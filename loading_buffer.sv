==> flow/design.v <==
module loading_buffer(
	input wire clk,
	input wire n_rst,
	input wire shift_in,
	input wire [7:0] data_in,
	output reg [127:0][7:0] buffer_out
);
reg [127:0][7:0] out_buffers;
reg [127:0][7:0] nxt_buffers;
int i;
always_ff@ (posedge clk,negedge n_rst)
begin
	if(n_rst == 1'b0)
		out_buffers <= '0;	
	else
		out_buffers <= nxt_buffers;	
end
always_comb
begin
	if(shift_in == 1'b1)
	begin
		for(i=1;i<128;i++)
		begin
			nxt_buffers[i] = out_buffers[i-1] ;
		end
		nxt_buffers[0] = data_in;
	end
	else
	begin
		for(i=0;i<128;i++)begin
			nxt_buffers[i]= out_buffers[i] ;
		end
	end
	for(i=0;i<128;i++)begin
		buffer_out[i]= out_buffers[i];
	end
end
endmodule
[Tool chain data of loading_buffer]
Tool output for the design above, in the order of the flow.
Lines are those of the file above, counted from 1.
Operators carry their Yosys type and port widths (W data, S select, Z words).
Cell names lack the library's common part.
Not given: n/a
Set-up
  top module: loading_buffer
  clock: clk
  cell library: sky130hd
  corner: tt_025C_1v80

[Elaborated design]
Source: Yosys, flattened and elaborated, memories not mapped. Widths are those after wreduce; folded enables and synchronous resets count as part of the registers. Registers that Yosys merges into a memory's read port (data or address) are not register bits. Print and check cells do not count. Equal cells are merged and count once.
Word-level totals
  register bits after elaboration: 1024
  output and inout bits: 1024
  bits of input ports: 11

[Longest topological paths]
Longest topological path by Yosys (ltp), each cell counted once; first at word level (registers and memories cut), then after technology mapping (sequential cells cut; the memories' decode and read muxes count).
Logic depth
  depth in word-level cells: 0
  ABC_AREA: 0
  depth in mapped cells: 5
  mapped depth without buffers: 1

[Mapped cells and area]
Yosys stat after the flow's synthesis: flattened, memories mapped to cells. It holds for the ABC_AREA given above (unset counts as 0); a run with the other value may have another netlist.
Mapped netlist
  mapped cells: 2162
  synthesis area: 37982.7 µm²
  mapped flip-flops: 1024
  area of sequential cells: 25624.6 µm²
Cells by type
  dfrtp_1: count 1024, total area 2.56E+04 µm²
  mux2_2: count 1024, total area 1.15E+04 µm²
  buf_6: count 41, total area 461.693 µm²
  buf_2: count 73, total area 365.35 µm²

[Timing after synthesis]
OpenSTA on the mapped netlist: ideal clock, no wires. The path of least setup slack (recovery checks aside). Input and output delay are each 20% of the period. Register names are those of the netlist, which keeps one name where synthesis merged equal registers.
Timing path post-synthesis
  path kind: in2reg
  start point: in shift_in
  end point: reg out_buffers
  path delay: 1.002 ns
  data required time: 1.515 ns
  time at the first pin: 0.328 ns
  buffers on the path: 4
  clock period: 1.64 ns
  stages on the path: 5
  slack: 0.310 ns
  setup time: 0.125 ns
  arrival: 1.205 ns
  synthesis period reached: 1.33 ns
"path delay" is the arrival time less input delay plus setup time.
"stages on the path" counts driving pins, that of a launching flip-flop among them; a cell with two outputs on the path counts twice.
"synthesis period reached" = period - worst setup slack (recovery checks aside). The figure is calculated, with input and output delays left at 20% of the set period.
An end named without its bit number is one bit of that signal or, where synthesis recoded a state register, one of its new flip-flops.
On the way, post-synthesis
  cell sequence: buf_2 > buf_6 > buf_6 > buf_6 > mux2_2
  length of the longest elaborated chain: 0
RTL lines, path post-synthesis
  start, declared: line 4  | input wire shift_in,
  end, assigned: line 14  | out_buffers <= '0;
  end, assigned: line 16  | out_buffers <= nxt_buffers;
  end, declared: line 8  | reg [127:0][7:0] out_buffers;

[Worst path after layout]
Path of least setup slack in the final report of record 2 (OpenROAD, finished layout, wires in). Where an end is a register, its clock arrival counts in the times.
Timing path after layout
  path kind: reg2out
  start point: reg out_buffers
  end point: out buffer_out
  arrival: 1.34 ns
  slack: -0.25 ns
  data required time: 1.10 ns
  clock period: 1.37 ns
  output delay: 0.27 ns
  buffers on the path: 1
  stages on the path: 2
  time at the first pin: 0.71 ns
An end named without its bit number is one bit of that signal or, where synthesis recoded a state register, one of its new flip-flops.
On the way, after layout
  cell sequence: dfrtp_2 > buf_6
  length of the longest elaborated chain: 0
RTL lines, path after layout
  start, declared: line 8  | reg [127:0][7:0] out_buffers;
  start, assigned: line 14  | out_buffers <= '0;
  start, assigned: line 16  | out_buffers <= nxt_buffers;
  end, declared: line 6  | output reg [127:0][7:0] buffer_out

Memo
Re: implementation data of loading_buffer

Measured results for loading_buffer: 2 stored runs of the Yosys and OpenROAD flow on sky130hd. The settings differ; the order carries no meaning. The constraints put input and output delay at 20% of the set period each and load the outputs with 0.01 pF.
"reached clock period" means the clock period less the worst setup slack. The figure is calculated, with input and output delays left at 20% of the set period.
"allowed time less slack (worst setup path)" = time allowed to the worst setup path (clock period - input delay - output delay, where it has them) - its slack; a late launch clock adds to it, a late capture clock takes from it.
"total design power" is the tool's figure for a default switching activity; nothing was simulated.

==> record 1: settings <==
{ "period_ns": 1.58, "CORE_UTILIZATION": 66, "PLACE_DENSITY_LB_ADDON": 0.03, "CELL_PAD_IN_SITES_GLOBAL_PLACEMENT": 2, "CELL_PAD_IN_SITES_DETAIL_PLACEMENT": 2, "ABC_AREA": 0, "GPL_TIMING_DRIVEN": 0, "CTS_CLUSTER_SIZE": 13, "MIN_ROUTING_LAYER": "met2", "CAP_MARGIN": 20, "CORE_MARGIN": 2, "SLEW_MARGIN": 20 }
==> record 1: results <==
stopped before the end: placement reported PPL-0024

==> record 2: settings <==
{ "period_ns": 1.37, "CORE_UTILIZATION": 26, "SETUP_SLACK_MARGIN": -0.12, "PLACE_DENSITY": 0.79, "CAP_MARGIN": 20, "SLEW_MARGIN": 0, "MIN_ROUTING_LAYER": "met1", "CORE_MARGIN": 2 }
==> record 2: results <==
total design power: 0.084995 W
utilization of the finished layout: 43.0%
setup slack of the critical path: -0.248 ns
die area: 149162.0 µm²
reached clock period: 1.618 ns
chip area after synthesis (Yosys): 37982.7 µm²
setup TNS: -146.195 ns
allowed time less slack (worst setup path): 1.34 ns
worst setup path type: reg2out
standard-cell area after routing: 62537.5 µm²
